==> flow/design.v <==
module alu #(parameter DATA_WIDTH = 8, CMD_WIDTH = 4)(
        input clk, rst, MODE, CE,
        input [1:0]INP_VALID,
        input [CMD_WIDTH-1:0]CMD,
        input [DATA_WIDTH-1:0]OPA,OPB,
        input CIN,
        output reg [2*DATA_WIDTH:0]res,
        output reg cout, oflow, g, l, e, err
);
        localparam ADD = 4'b0000,  
                        SUB = 4'b0001,
                        ADD_CIN = 4'b0010,
                        SUB_CIN = 4'b0011,
                        INC_A = 4'b0100,
                        DEC_A = 4'b0101,
                        INC_B = 4'b0110,
                        DEC_B = 4'b0111,
                        CMP = 4'b1000,
                        MUL_1 = 4'b1001,
                        MUL_2 = 4'b1010,
                        ADD_S = 4'b1011,
                        SUB_S = 4'b1100,
                        AND = 4'b0000,  
                        NAND = 4'b0001,
                        OR = 4'b0010,
                        NOR = 4'b0011,
                        XOR = 4'b0100,
                        XNOR = 4'b0101,
                        NOT_A = 4'b0110,
                        NOT_B = 4'b0111,
                        SHR1_A = 4'b1000,
                        SHL1_A = 4'b1001,
                        SHR1_B = 4'b1010,
                        SHL1_B = 4'b1011,
                        ROL_A_B = 4'b1100,
                        ROR_A_B = 4'b1101;
        localparam N = $clog2(DATA_WIDTH);
        localparam signed [DATA_WIDTH:0] MAX_POS = (1 << (DATA_WIDTH - 1)) - 1;
        localparam signed [DATA_WIDTH:0] MIN_NEG = -(1 << (DATA_WIDTH - 1));
        reg [DATA_WIDTH-1:0]opa_reg, opb_reg;
        reg [CMD_WIDTH-1:0] cmd_reg;
        reg mode_reg, ce_reg;
        reg [1:0] inp_valid_reg;
        reg cin_reg;
        reg [DATA_WIDTH-1:0] mul_opa, mul_opb;
        reg mul_reg1;
        reg [2*DATA_WIDTH:0] mul_res;
        reg mul_reg2;
        reg [N-1:0]shift_amount;
        reg [2*DATA_WIDTH:0] RES;
        reg COUT, OFLOW, G, L, E, ERR;
        wire signed [DATA_WIDTH-1:0] opa_s = opa_reg;
        wire signed [DATA_WIDTH-1:0] opb_s = opb_reg;
        reg signed [2*DATA_WIDTH:0] res_s;
    	always@(posedge clk or posedge rst) begin
		if(rst) begin
			opa_reg <= 0;
			opb_reg <= 0;
			ce_reg <= 0;
			mode_reg <= 0;
			cmd_reg <= 0;
			inp_valid_reg <= 0;
			cin_reg <= 0;
		end
		else begin
			opa_reg <= OPA;
			opb_reg <= OPB;
			cmd_reg <= CMD;
			mode_reg <= MODE;
			ce_reg <= CE;
			inp_valid_reg <= INP_VALID;
			cin_reg <= CIN;
		end
	end
	always @(*) begin
        RES = 0;
        COUT = 0;
        OFLOW = 0;
        G = 0;
        L = 0;
        E = 0;
        ERR = 0;
        res_s = 0;
        if(ce_reg) begin
            if(mode_reg) begin
                if(inp_valid_reg == 2'b11)begin
                    case(cmd_reg)
                        ADD : begin
                            RES = opa_reg + opb_reg;
                            COUT = RES[DATA_WIDTH]?1:0;
                        end
                        SUB : begin
                            OFLOW = (opa_reg < opb_reg)?1:0;
                            RES = opa_reg - opb_reg;
                        end
                        ADD_CIN : begin
                            RES = opa_reg + opb_reg + cin_reg;
                            COUT = RES[DATA_WIDTH]?1:0;
                        end
                        SUB_CIN : begin
                            OFLOW = (opa_reg < opb_reg)?1:0;
                            RES = opa_reg - opb_reg - cin_reg;
                        end
                        CMP : begin
                            if(opa_reg == opb_reg)
                            begin
                                E = 1'b1;
                            end
                            else if(opa_reg > opb_reg)
                            begin
                                G = 1'b1;
                            end
                            else if(opa_reg < opb_reg)
                            begin
                                L = 1'b1;
                            end
                            else
                            begin
                                E = 0;
                                G = 0;
                                L = 0;
                            end
                        end
                        MUL_1 : begin
                                if(mul_reg2) begin
                                    RES = mul_res;
                                end else begin
                                    RES = 0;
                                end
                        end
                        MUL_2 : begin
                                if(mul_reg2) begin
                                   RES = mul_res;
                                end else begin
                                    RES = 0;
                                end
                        end
                        ADD_S : begin
                                res_s = opa_s + opb_s;
                                RES = res_s;
                                COUT = res_s[DATA_WIDTH];
                                OFLOW = (res_s > MAX_POS) || (res_s < MIN_NEG);
                                E = (opa_s == opb_s)?1:0;
                                G = (opa_s > opb_s)?1:0;
                                L = (opa_s < opb_s)?1:0;
                        end
					    SUB_S : begin
                                res_s = opa_s - opb_s;
                                RES = res_s;
                                COUT = res_s[DATA_WIDTH];
                                OFLOW = (res_s > MAX_POS) || (res_s < MIN_NEG);
                                E = (opa_s == opb_s)?1:0;
                                G = (opa_s > opb_s)?1:0;
                                L = (opa_s < opb_s)?1:0;
                        end
                        default : begin
                                    RES = 0;
                                    COUT = 0;
                                    OFLOW = 0;
                                    G = 0;
                                    L = 0;
                                    E = 0;
                                    ERR = 1;
                               end
                    endcase
                end
                else if(inp_valid_reg == 2'b10) begin
                    case(cmd_reg)
                        INC_A : begin
                            RES = opa_reg + 1;
                            OFLOW = RES[DATA_WIDTH]?1:0;
                        end
                        DEC_A : begin
                            RES = opa_reg - 1;
                            OFLOW = (OPA < 1)?1:0;
                        end
                        default : begin
                            RES = 0;
                            COUT = 0;
                            OFLOW = 0;
                            G = 0;
                            L = 0;
                            E = 0;
                            ERR = 1;
                        end
                    endcase
                end
                else if(inp_valid_reg == 2'b01) begin
                    case(cmd_reg)
                        INC_B : begin
                            RES = opb_reg + 1;
                            OFLOW = RES[DATA_WIDTH]?1:0;
                        end
                        DEC_B : begin
                            RES = opb_reg - 1;
                            OFLOW = (opb_reg < 1)?1:0;
                        end
                        default : begin
                            RES = 0;
                            COUT = 0;
                            OFLOW = 0;
                            E = 0;
                            G = 0;
                            L = 0;
                            ERR = 1;
                        end
                    endcase
                end
				else begin
                        RES = 0;
                        COUT = 0;
                        OFLOW = 0;
                        G = 0;
                        L = 0;
                        E = 0;
                        ERR = 1;
                end
            end
            else begin
                if(inp_valid_reg == 2'b11) begin
                    case(cmd_reg)
                        AND : RES = {1'b0, opa_reg & opb_reg};
                        NAND : RES = {1'b0, ~(opa_reg & opb_reg)};
                        OR : RES = {1'b0, opa_reg | opb_reg};
                        NOR : RES = {1'b0, ~(opa_reg | opb_reg)};
                        XOR : RES = {1'b0, opa_reg ^ opb_reg};
                        XNOR : RES = {1'b0, ~(opa_reg ^ opb_reg)};
                        SHR1_A : RES = {1'b0, opa_reg >> 1};
                        SHL1_A : RES = {1'b0, opa_reg << 1};
                        SHR1_B : RES = {1'b0, opb_reg >> 1};
                        SHL1_B : RES = {1'b0, opb_reg << 1};
                        ROL_A_B : begin
                            ERR = (opb_reg[7] | opb_reg[6] | opb_reg[5] | opb_reg[4]);
                            shift_amount = opb_reg[N-1:0];
                            if(shift_amount == 0) begin
                                RES = opa_reg;
                            end
                            else begin
                                RES = (opa_reg << shift_amount) | (opa_reg >> (DATA_WIDTH - shift_amount));
                            end
                        end
			            ROR_A_B : begin
                            ERR = (opb_reg[7] | opb_reg[6] | opb_reg[5] | opb_reg[4]);
                            shift_amount = opb_reg[N-1:0];
                            if(shift_amount == 0)begin
                                RES = opa_reg;
                            end
                            else begin
                                RES = (opa_reg >> shift_amount) | (opa_reg << (DATA_WIDTH - shift_amount));
                            end
                        end
                        default : begin
                            RES = 0;
                            COUT = 0;
                            OFLOW = 0;
                            E = 0;
                            G = 0;
                            L = 0;
                            ERR = 1;
                        end
                    endcase
                end
                else if(inp_valid_reg == 2'b10) begin
                    case(cmd_reg)
                        NOT_A : RES = {1'b0, ~opa_reg};
                        default : ERR = 1;
                    endcase
                end
                else if(inp_valid_reg == 2'b01) begin
                    case(cmd_reg)
                        NOT_B : RES = {1'b0, ~opb_reg};
                        default : ERR = 1;
                    endcase
                end
                else begin
                    RES = 0;
                    COUT = 0;
                    OFLOW = 0;
                    E = 0;
                    G = 0;
                    L = 0;
                    ERR = 1;
                end
            end
        end
    end
    always@(posedge clk  or posedge rst) begin
        if(rst) begin
            mul_opa <= 0;
            mul_opb <= 0;
            mul_reg1 <= 0;
            mul_reg2 <= 0;
        end
        else begin
            if(ce_reg && mode_reg && inp_valid_reg == 2'b11) begin
                case(cmd_reg)
                    MUL_1 : begin
                        mul_opa <= opa_reg + 1;
                        mul_opb <= opb_reg + 1;
                    end
                    MUL_2 : begin
                        mul_opa <= opa_reg >> 1;
                        mul_opb <= opb_reg;
                    end
                    default : begin
                        mul_opa <= opa_reg;
                        mul_opb <= opb_reg;
                    end
                endcase
                mul_reg1 <= 1;
            end else begin
                mul_reg1 <= 0;
            end
        end
    end  
    always @(posedge clk or posedge rst) begin
        if(rst) begin
            mul_res <= 0;
            mul_reg2 <= 0;
        end else begin
            if(mul_reg1) begin
                mul_res <= mul_opa * mul_opb;
                mul_reg2 <= 1;
            end else begin
                mul_reg2 <= 0;
            end
        end
    end
    always@(posedge clk or posedge rst) begin
        if(rst) begin
            res <= 0;
            cout <= 0;
            oflow <= 0;
            g <= 0;
            l <= 0;
            e <= 0;
            err <= 0;
        end 
        else begin
            res <= RES;
            cout <= COUT;
            oflow <= OFLOW;
            g <= G;
            l <= L;
            e <= E;
            err <= ERR;
        end
    end
endmodule
### From RTL to reports: alu

Tool output for the design above, in the order of the flow.
Lines are those of the file above, counted from 1.
Cell names lack the library's common part.
Not given: n/a

| set-up | value |
|---|---|
| top module | alu |
| clock input | clk |
| library | sky130hd |
| corner | tt_025C_1v80 |

### Word level

Counts by Yosys on the flattened word-level netlist (proc, flatten, opt, wreduce; memories kept). Register bits leave out memories and registers merged into their read ports (data or address); mux counts leave out enables and synchronous resets folded into registers. Print and check cells are left out.

| bit counts | value |
|---|---|
| register bits after elaboration | 48 |
| latch bits | 0 |
| memory bits (writable) | 0 |
| memory bits (read-only) | 0 |
| clocked read ports x word width | 0 |
| memories | 0 |
| bits of input ports | 27 |
| output and inout port bits | 23 |
| elaborated cells | 151 |

| operators by class | value |
|---|---|
| add/subtract/negate cells | 11 |
| multipliers | 0 |
| div/mod/pow operators | 0 |
| order comparisons | 10 |
| equal/unequal tests | 18 |
| shifts and indexed selects | 4 |
| multiplexer cells | 70 |
| bitwise operators | 13 |
| reduce/logical cells | 11 |

Operators by type and width:

| operator | number |
|---|---|
| case mux 17 bit (select 12 bit) | 1 |
| two-way mux 17 bit | 8 |
| case mux 17 bit (select 6 bit) | 1 |
| case mux 17 bit (select 2 bit) | 2 |
| two-way mux 1 bit | 46 |
| NOT 8 bit | 5 |
| bitwise OR 17 bit | 2 |
| << shifter 8 x 32 -> 17 bit | 1 |
| right shift 8 x 32 -> 17 bit | 1 |
| two-way mux 8 bit | 4 |
| == test 4 bit (second input constant) | 6 |
| adder 8 x 1 -> 9 bit (second input constant) | 2 |
| subtractor 8 x 1 -> 9 bit (second input constant) | 2 |
| adder 8 x 8 -> 9 bit | 2 |
| subtractor 8 x 8 -> 9 bit | 2 |
| > comparator 9 x 8 -> 1 bit (second input constant) | 2 |
| < comparator 9 x 8 -> 1 bit (second input constant) | 2 |
| subtractor 17 x 1 -> 17 bit | 1 |
| << shifter 8 x 3 -> 17 bit | 1 |
| right shift 8 x 3 -> 17 bit | 1 |
| == test 4 x 3 -> 1 bit (second input constant) | 4 |
| < comparator 8 x 1 -> 1 bit (second input constant) | 2 |
| > comparator 8 bit | 2 |
| < comparator 8 bit | 2 |
| == test 8 bit | 2 |
| case mux 1 bit (select 2 bit) | 6 |
| OR reduction 10 bit | 1 |
| OR reduction 2 bit | 5 |

Other operator kinds: 16; their cells: 21.

### Depth

Longest topological path by Yosys (ltp), each cell counted once; first at word level (registers and memories cut), then after technology mapping (sequential cells cut; the memories' decode and read muxes count).

| depth | value |
|---|---|
| depth after elaboration | 8 |
| ABC_AREA | 0 |
| mapped depth | 16 |
| gate-level depth less buffers | 14 |

### After synthesis

The flow's flattened synthesis, as Yosys stat reports it; memories are mapped. The netlist is that of the ABC_AREA named above (0 if unset); the other value can give another one.

| synthesis totals | value |
|---|---|
| standard cells after synthesis | 892 |
| synthesis area | 6904.1 sq um |
| area of sequential cells | 1201.2 sq um |
| mapped flip-flops | 48 |
| buffers | 82 |

Cell types:

| cell type | number | total area (sq um) |
|---|---|---|
| dfrtp_1 | 48 | 1.2E+03 |
| ha_1 | 38 | 475.456 |
| mux2i_1 | 28 | 280.269 |
| nor2_1 | 70 | 262.752 |
| nand2_1 | 69 | 258.998 |
| a21oi_1 | 51 | 255.245 |
| xnor2_1 | 24 | 210.202 |
| nor3_1 | 41 | 205.197 |
| o21ai_0 | 41 | 205.197 |
| mux4_2 | 9 | 202.694 |
| clkbuf_1 | 53 | 198.941 |
| nand3_1 | 32 | 160.154 |
| mux2_2 | 14 | 157.651 |
| nor2b_1 | 20 | 125.12 |
| a31oi_1 | 19 | 118.864 |
| o22ai_1 | 18 | 112.608 |
| clkbuf_8 | 8 | 110.106 |
| inv_1 | 29 | 108.854 |

Other cell types: 79; their cells: 280.

### Path before layout

OpenSTA on the mapped netlist: ideal clock, no wires. The path of least setup slack (recovery checks aside). Input and output delay are each 20% of the period. Register names are those of the netlist, which keeps one name where synthesis merged equal registers.

| path post-synthesis | value |
|---|---|
| path type | flip-flop to flip-flop |
| start | register opb_reg[1] |
| end | register res[8] |
| clock period | 3.64 ns |
| library setup time | 0.104 ns |
| launch time at the first pin | 0.000 ns |
| arrival time | 3.531 ns |
| data required time | 3.536 ns |
| path slack | 0.005 ns |
| delay of the path | 3.635 ns |
| stages | 14 |
| buffers on the path | 1 |
| synthesis period reached | 3.635 ns |

"delay of the path" = arrival - input delay + setup time.
"stages": output pins that drive a net of the path, with the launching flip-flop's if there is one; two outputs of one cell count as two.
"synthesis period reached" = period - worst setup slack (recovery checks aside). The figure is calculated, with input and output delays left at 20% of the set period.

| between the ends, post-synthesis | value |
|---|---|
| cell sequence | dfrtp_1 inv_1 buf_1 ha_1 or2_1 a2111oi_0 a211oi_1 or2_1 or3_1 ha_1 a21oi_1 o21ai_0 nor3_1 a221oi_1 |

Ends and longest elaborated chain, post-synthesis:

| element | line | text |
|---|---|---|
| start: declaration | 40 | `reg [DATA_WIDTH-1:0]opa_reg, opb_reg;` |
| start: assignment | 58 | `opb_reg <= 0;` |
| start: assignment | 67 | `opb_reg <= OPB;` |
| end: assignment | 331 | `res <= 0;` |
| end: assignment | 340 | `res <= RES;` |
| end: declaration | 7 | `output reg [2*DATA_WIDTH:0]res,` |

Chain of elaborated cells between the ends: none given.

==> results <==
Design alu on sky130hd. What follows are 2 stored runs of the flow, each under its own settings; their order means nothing. The constraints put input and output delay at 20% of the set period each and load the outputs with 0.01 pF.

#### Stored run 1

| setting | value |
|---|---|
| period_ns | `3.46` |
| CORE_UTILIZATION | `48` |
| SETUP_SLACK_MARGIN | `0.41` |
| HOLD_SLACK_MARGIN | `-0.03` |
| CORE_ASPECT_RATIO | `0.67` |
| CELL_PAD_IN_SITES_GLOBAL_PLACEMENT | `0` |
| CELL_PAD_IN_SITES_DETAIL_PLACEMENT | `2` |
| TNS_END_PERCENT | `15` |
| CTS_CLUSTER_SIZE | `37` |
| MIN_ROUTING_LAYER | `met2` |
| MAX_ROUTING_LAYER | `met5` |
| CAP_MARGIN | `20` |
| CORE_MARGIN | `2` |
| SLEW_MARGIN | `20` |

Unfinished; error DPL-0033 in placement.

#### Stored run 2

| setting | value |
|---|---|
| period_ns | `4.02` |
| CORE_UTILIZATION | `54` |
| SETUP_SLACK_MARGIN | `0.3` |
| PLACE_DENSITY_LB_ADDON | `0.25` |
| CELL_PAD_IN_SITES_GLOBAL_PLACEMENT | `2` |
| CTS_CLUSTER_DIAMETER | `288` |
| MAX_ROUTING_LAYER | `met4` |
| CAP_MARGIN | `20` |
| CORE_MARGIN | `2` |
| SLEW_MARGIN | `20` |

Unfinished; error FLW-0024 in placement.
